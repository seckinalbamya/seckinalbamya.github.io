==> flow/design.v <==
module pwm_generator
#(
	parameter CLK_FREQ_c		= 100_000_000, 
	parameter PWM_FREQ_c		= 100, 
	parameter PWM_RESOLUTION_c	= 10 
)
(
	input CLK_i, 
	input RESET_n_i, 
	input EN_i,		
	input [PWM_RESOLUTION_c-1:0] PWM_VALUE_i,
	output reg PWM_o		
);
    function integer clogb2;
    input integer depth;
      for (clogb2=0; depth>0; clogb2=clogb2+1)
        depth = depth >> 1;
    endfunction
	localparam pwm_tick_counter_limit_c = (CLK_FREQ_c + ((PWM_FREQ_c * (2**PWM_RESOLUTION_c))/2) ) / (PWM_FREQ_c * (2**PWM_RESOLUTION_c));
	reg [clogb2(pwm_tick_counter_limit_c)-1:0] pwm_tick_counter = {clogb2(pwm_tick_counter_limit_c){1'b0}}; 
	reg pwm_tick = 1'b0; 
	reg [PWM_RESOLUTION_c-1:0] pwm_duty_counter = 0; 
	reg [PWM_RESOLUTION_c-1:0] pwm_value = 0; 
	always@(posedge CLK_i)
	begin
		if(~RESET_n_i) begin  
				PWM_o <= 1'b0;
				pwm_value		 <= 0; 
				pwm_tick_counter <= 0; 
				pwm_tick		 <= 1'b0; 
				pwm_duty_counter <= 0; 
		end else begin
			if(EN_i) begin 
				if(pwm_duty_counter == 0) 
					pwm_value <= PWM_VALUE_i; 
                    if(pwm_tick_counter == (pwm_tick_counter_limit_c-1)) begin 
                        pwm_tick_counter <= 0; 
                        pwm_tick <= 1'b1;
                    end else begin
                        pwm_tick_counter <= pwm_tick_counter + 1; 
                        pwm_tick <= 1'b0;
                    end
				if(pwm_tick == 1) 
					if(pwm_duty_counter == {PWM_RESOLUTION_c{1'b1}})  
						pwm_duty_counter <= 0; 
					else
						pwm_duty_counter <= pwm_duty_counter + 1; 
				if(pwm_duty_counter < pwm_value) 
					PWM_o <= 1'b1;
				else 
					PWM_o <= 1'b0;
			end else begin 
                PWM_o <= 1'b0;
                pwm_value         <= 0; 
                pwm_tick_counter <= 0; 
                pwm_tick         <= 1'b0; 
                pwm_duty_counter <= 0; 
			end
		end
	end
endmodule
## From RTL to reports: pwm_generator

What the tools print for pwm_generator, step after step.
Lines are those of the file above, counted from 1.
Cell names lack the library's common part.
The mark n/a stands for no value.

| inputs | value |
|---|---|
| design top | pwm_generator |
| clock input | CLK_i |
| standard-cell library | sky130hd |
| timing corner | tt_025C_1v80 |

## Word level

Source: Yosys, flattened and elaborated, memories not mapped. Widths are those after wreduce. Registers that Yosys merges into a memory's read port (data or address) are not register bits. Print and check cells do not count. Equal cells are merged and count once.

| word-level totals | value |
|---|---|
| register bits after elaboration | 32 |
| output and inout port bits | 1 |

| cells by class | value |
|---|---|
| equal/unequal tests | 2 |
| reduce/logical cells | 3 |
| mux-type cells | 3 |
| $add $sub $neg | 2 |
| $lt $le $gt $ge | 1 |
| bitwise operators | 2 |

Operators with widths:

| kind | count |
|---|---|
| 10-bit by 1-bit adder with 10-bit output with constant B | 2 |
| 10-bit equality test with constant B | 2 |
| 10-bit < comparator | 1 |
| 10-bit logical NOT | 1 |
| 10-bit 2-to-1 mux | 1 |
| 3-bit OR reduction | 1 |
| 1-bit NOT | 2 |
| 2-bit AND reduction | 1 |
| 1-bit 2-to-1 mux | 2 |

## Logic depth

Depth = most cells in a row (Yosys ltp): at word level without a register or memory, in the mapped netlist without a sequential cell, where the memories' decode and read muxes count.

| depth | value |
|---|---|
| depth in word-level cells | 2 |
| ABC_AREA | 0 |
| gate-level depth with buffers | 6 |
| gate-level depth less buffers | 6 |

## Netlist

Yosys stat after the flow's synthesis: flattened, memories mapped to cells. It holds for the ABC_AREA given above (unset counts as 0); a run with the other value may have another netlist.

Cell types:

| type | count | area in all (µm²) |
|---|---|---|
| dfxtp_1 | 32 | 640.614 |
| ha_1 | 13 | 162.656 |
| nor2_1 | 34 | 127.622 |
| mux2i_1 | 11 | 110.106 |
| xor2_1 | 8 | 70.067 |
| xnor2_1 | 7 | 61.309 |
| inv_1 | 14 | 52.55 |
| nand2_1 | 10 | 37.536 |
| nand3_1 | 7 | 35.034 |
| nand4_1 | 5 | 31.28 |
| nor3_1 | 5 | 25.024 |
| o21ai_4 | 1 | 16.266 |
| a21oi_1 | 3 | 15.014 |
| nand3b_1 | 2 | 15.014 |
| and3_1 | 2 | 12.512 |
| nand3_2 | 1 | 10.01 |
| nor4bb_1 | 1 | 10.01 |
| o21ai_0 | 2 | 10.01 |

Not listed: further types 14, cells in them 14.

| synthesis totals | value |
|---|---|
| buffer cells | 2 |
| sequential area | 0.0006406 mm² |
| mapped area | 0.0015427 mm² |
| flip-flop cells | 32 |
| mapped cells | 172 |

## Path before layout

Path of least setup slack by OpenSTA after synthesis, without wires, with an ideal clock, recovery checks aside; 20% of the period is set as input and as output delay. Where synthesis merged equal registers, the netlist keeps one of their names.

| timing after synthesis | value |
|---|---|
| kind | register to register |
| start | register pwm_tick_counter[0] |
| end | register pwm_tick_counter[2] |
| clock period | 2,380 ps |
| stages | 7 |
| setup slack | 1,034 ps |
| time at the first pin | 0 ps |
| arrival | 1,224 ps |
| required time | 2,258 ps |
| path delay | 1,346 ps |
| synthesis period reached | 1,346 ps |

"path delay" is the arrival time less input delay plus setup time.
"stages" counts driving pins, that of a launching flip-flop among them; a cell with two outputs on the path counts twice.
"synthesis period reached" = period - worst setup slack (recovery checks aside). The figure is calculated, with input and output delays left at 20% of the set period.
The rows between start and end are the longest chain of elaborated cells between them; the timing report does not say that the signal goes this way. Where chains are equally long, one stands for them.
A line is the first line of the expression or statement that the cell stems from. Yosys adds cells for indexed reads and writes and turns some case tables into memories.
A register here has more assigning lines than the two given.

| between the ends, after synthesis | value |
|---|---|
| path through | dfxtp_1 -> inv_1 -> ha_1 -> nor4bb_1 -> nand3b_1 -> o21ai_4 -> nor2_1 |
| length of the longest elaborated chain | 2 |
| elaborated cells between the ends (all ways) | 3 |
| source lines of those cells | 2 |
| classes of those cells | add/sub: 1; eq/ne: 1; reduce/logical: 1 |

Ends and longest elaborated chain, after synthesis:

| item | RTL line | text |
|---|---|---|
| start, declared | 20 | `reg [clogb2(pwm_tick_counter_limit_c)-1:0] pwm_tick_counter = {clogb2(pwm_tick_counter_limit_c){1'b0}};` |
| start, assigned | 29 | `pwm_tick_counter <= 0;` |
| start, assigned | 40 | `pwm_tick_counter <= pwm_tick_counter + 1;` |
| 10-bit equality test | 36 | `if(pwm_tick_counter == (pwm_tick_counter_limit_c-1)) begin` |
| 3-bit OR reduction | n/a |  |
| end, assigned | 37 | `pwm_tick_counter <= 0;` |
| end, assigned | 40 |  |
| end, declared | 20 |  |

Wiki page: pwm_generator / flow data

Design pwm_generator on sky130hd. What follows are 2 stored runs of the flow, each under its own settings; their order means nothing. The constraints put input and output delay at 20% of the set period each and load the outputs with 0.01 pF.

## Job 1

==> flow/run.sh <==
#!/bin/bash
# the make line also repeats the synthesis and layout settings of config.mk as NAME=value (left out here)
make -C /OpenROAD-flow-scripts/flow DESIGN_CONFIG=/design/flow/config.mk WORK_HOME=/design/flow/orfs CLKGATE_MAP_FILE= finish
==> flow/config.mk <==
export PLATFORM = sky130hd
export DESIGN_NAME = pwm_generator
export DESIGN_NICKNAME = pwm_generator
export VERILOG_FILES = /design/flow/design.v
export SDC_FILE = /design/flow/constraint.sdc
export NUM_CORES = 4
export LEC_CHECK = 0
export CAP_MARGIN = 20
export CELL_PAD_IN_SITES_DETAIL_PLACEMENT = 2
export CORE_MARGIN = 6
export CORE_UTILIZATION = 46
export CTS_CLUSTER_DIAMETER = 344
export MIN_ROUTING_LAYER = met1
export PLACE_DENSITY = 0.55
export SLEW_MARGIN = 20
==> flow/constraint.sdc <==
create_clock -name core_clock -period 0.986 [get_ports {CLK_i}]
set_input_delay 0.1972 -clock core_clock [delete_from_list [all_inputs] [get_ports {CLK_i}]]
set_output_delay 0.1972 -clock core_clock [all_outputs]
set_load 0.01 [all_outputs]

Job 1: not finished: placement ended with error DPL-0033

## Job 2

==> flow/run.sh <==
#!/bin/bash
# the make line also repeats the synthesis and layout settings of config.mk as NAME=value (left out here)
make -C /OpenROAD-flow-scripts/flow DESIGN_CONFIG=/design/flow/config.mk WORK_HOME=/design/flow/orfs CLKGATE_MAP_FILE= finish
==> flow/config.mk <==
export PLATFORM = sky130hd
export DESIGN_NAME = pwm_generator
export DESIGN_NICKNAME = pwm_generator
export VERILOG_FILES = /design/flow/design.v
export SDC_FILE = /design/flow/constraint.sdc
export NUM_CORES = 4
export LEC_CHECK = 0
export CAP_MARGIN = 40
export CELL_PAD_IN_SITES_DETAIL_PLACEMENT = 1
export CORE_ASPECT_RATIO = 0.89
export CORE_MARGIN = 2
export CORE_UTILIZATION = 61
export PLACE_DENSITY_LB_ADDON = 0.18
export SETUP_SLACK_MARGIN = 0.41
export SLEW_MARGIN = 20
export TNS_END_PERCENT = 15
==> flow/constraint.sdc <==
create_clock -name core_clock -period 1.39 [get_ports {CLK_i}]
set_input_delay 0.2780 -clock core_clock [delete_from_list [all_inputs] [get_ports {CLK_i}]]
set_output_delay 0.2780 -clock core_clock [all_outputs]
set_load 0.01 [all_outputs]

Job 2: not finished: placement ended with error DPL-0033
